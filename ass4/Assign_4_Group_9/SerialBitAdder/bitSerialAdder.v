==> flow/design.v <==
`timescale 1ns / 1ps
module adder(
    input a,
    input b,
    input cin,
    output sum,
    output cout
    );
	assign {cout, sum} = a+b+cin;
endmodule 
`timescale 1ns / 1ps
module bitSerialAdder(
    input clk,
    input rst,
    input load,
    input [7:0] a,
    input [7:0] b,
    input cin,
    output [7:0] sum,
    output cout
    );
	wire [7:0] x,z;
	wire c_out,su;
	shift_reg sr1(clk,rst,load,a,x);                       
	shift_reg sr2(clk,rst,load,b,z);                       
	dff ff(clk,rst,load,cin,c_out,cout);
	adder fa(x[0],z[0],cout,su,c_out);              
	shift_reg_sum sr3(clk,rst,load,su,sum);
endmodule 
`timescale 1ns / 1ps
module dff(
    input clk,
	 input rst,
	 input load,
	 input cin,
    input d,
    output reg q
    );
	always @(posedge clk)
	begin
	if(rst ||load )
		q = cin;
	else
		q = d;
	end
endmodule 
`timescale 1ns / 1ps
module shift_reg(
    input clk,
    input rst,
    input load,
    input [7:0] in,
    output reg[7:0] out
    );
	always @(posedge clk)
	begin
			if(rst)
				out=8'b0;
			else
				begin
				if(load)out=in;
				else
					out=out>>1;				
				end			
	end
endmodule
`timescale 1ns / 1ps
module shift_reg_sum(
    input clk,
    input rst,
	 input load,
    input  in,
    output reg[7:0] out
    );
	reg[7:0] o;
	always @(posedge clk)
	begin
			if(rst || load)
				out=8'b0;
			else
				begin
					out={in,o[7:1]};
				end			
	end
	always @(negedge clk)
	begin
			if(rst || load)
				o<=8'b0;
			else
				o<=out;
	end
	endmodule
## Tool chain data of bitSerialAdder

Tool output for the design above, in the order of the flow.
Line numbers count from 1 in the design file above.
Library cell names are shortened.
Not given: -

| set-up | value |
|---|---|
| top module | bitSerialAdder |
| clock port | clk |
| library | sky130hd |
| library corner | tt_025C_1v80 |

## After elaboration

Source: Yosys, flattened and elaborated, memories not mapped. Widths are those after wreduce. Registers that Yosys merges into a memory's read port (data or address) are not register bits. Print and check cells do not count. Equal cells are merged and count once.

| bit counts | value |
|---|---|
| word-level cells | 15 |
| input bits | 20 |
| output and inout bits | 9 |
| register bits | 33 |

| cells by class | value |
|---|---|
| reduce/logical cells | 2 |
| add/subtract/negate cells | 2 |
| muxes and demuxes | 3 |
| bitwise gates (word level) | 1 |

Operator list:

| cell | count |
|---|---|
| two-way mux 7 bit | 2 |
| adder 1 x 1 -> 2 bit | 1 |
| adder 2 x 1 -> 2 bit | 1 |
| OR reduction 2 bit | 1 |
| logical OR 1 bit | 1 |
| inverter 1 bit | 1 |
| two-way mux 1 bit | 1 |

## Logic depth

Yosys ltp: most cells in a row. Word level: on the elaborated netlist, between registers, memories and ports. Mapped: between sequential cells and ports; inverters and the memories' decode and read muxes count.

| logic depth | value |
|---|---|
| depth in word-level cells | 3 |
| ABC_AREA | 0 |
| gate-level depth with buffers | 4 |
| gate-level depth less buffers | 2 |

## Mapped cells and area

Yosys stat after the flow's synthesis: flattened, memories mapped to cells. It holds for the ABC_AREA given above (unset counts as 0); a run with the other value may have another netlist.
Totals and module areas in this step are rounded.

| synthesis totals | value |
|---|---|
| mapped flip-flops | 32 |
| cell area after synthesis | 1060 um^2 |
| sequential area | 641 um^2 |
| buffer cells | 5 |
| standard cells after synthesis | 86 |

Cell types:

| type | count | total area (um^2) |
|---|---|---|
| dfxtp_1 | 32 | 640.614 |
| mux2i_1 | 14 | 140.134 |
| and2_1 | 15 | 93.84 |
| nor2_1 | 14 | 52.55 |
| buf_6 | 2 | 22.522 |
| and3b_2 | 2 | 20.019 |
| buf_12 | 1 | 20.019 |
| fa_1 | 1 | 20.019 |
| nor2_8 | 1 | 20.019 |
| mux2_4 | 1 | 15.014 |
| buf_2 | 2 | 10.01 |
| inv_1 | 1 | 3.754 |

By module: a second synthesis without flattening, with its own total; a netlist apart from the flattened one above.

| unflattened totals | value |
|---|---|
| cells (unflattened synthesis) | 87 |
| area (unflattened synthesis) | 1110 um^2 |

Rows give one instance, submodules left out.

By module:

| module | area (um^2) | times used | seq. area (um^2) | cells |
|---|---|---|---|---|
| shift_reg | 283 | 2 | 160 | 25 |
| shift_reg_sum | 489 | 1 | 300 | 33 |
| dff | 35.0 | 1 | 20.0 | 3 |
| adder | 20.0 | 1 | 0.0 | 1 |
| bitSerialAdder | 0.0 | 1 | 0.0 | 0 |

Hand-over note for bitSerialAdder

Below are 2 stored runs of the flow (Yosys, OpenROAD; platform sky130hd) on bitSerialAdder, each with its settings and what was measured, unordered. Constraints: input delay and output delay 20% of the set period each, output load 0.01 pF.
"total power after layout" rests on the timing tool's default activity at the inputs, not on a simulated workload.
The results are shown rounded.
Settings: . = not set for that run.
A result given as . is not shown for that run.

| name | entry A | entry B |
|---|---|---|
| period_ns | 2.52 | 4.32 |
| CORE_UTILIZATION | 52 | 59 |
| CAP_MARGIN | 20 | 20 |
| CORE_MARGIN | 2 | 5 |
| SLEW_MARGIN | 20 | 20 |
| PLACE_DENSITY_LB_ADDON | . | 0.21 |
| CORE_ASPECT_RATIO | . | 1.43 |
| CELL_PAD_IN_SITES_DETAIL_PLACEMENT | . | 2 |
| TNS_END_PERCENT | . | 75 |
| ABC_AREA | . | 0 |
| GPL_ROUTABILITY_DRIVEN | . | 1 |
| CTS_CLUSTER_SIZE | . | 85 |
| MIN_ROUTING_LAYER | . | met1 |
| worst setup slack after layout (ns) | 0.177 | . |
| total power after layout (mW) | 0.933 | . |
| worst hold slack after layout (ns) | 0.468 | . |
| total negative slack on setup checks (ns) | 0.000 | . |
| area inside the die boundary (um^2) | 2410 | . |
| utilization in the final report (%) | 73.1 | . |
| mapped cell area after synthesis (um^2) | 1060 | . |
| standard-cell area after routing (um^2) | 1420 | . |

Entry B: incomplete, placement halted on DPL-0033

End of note.
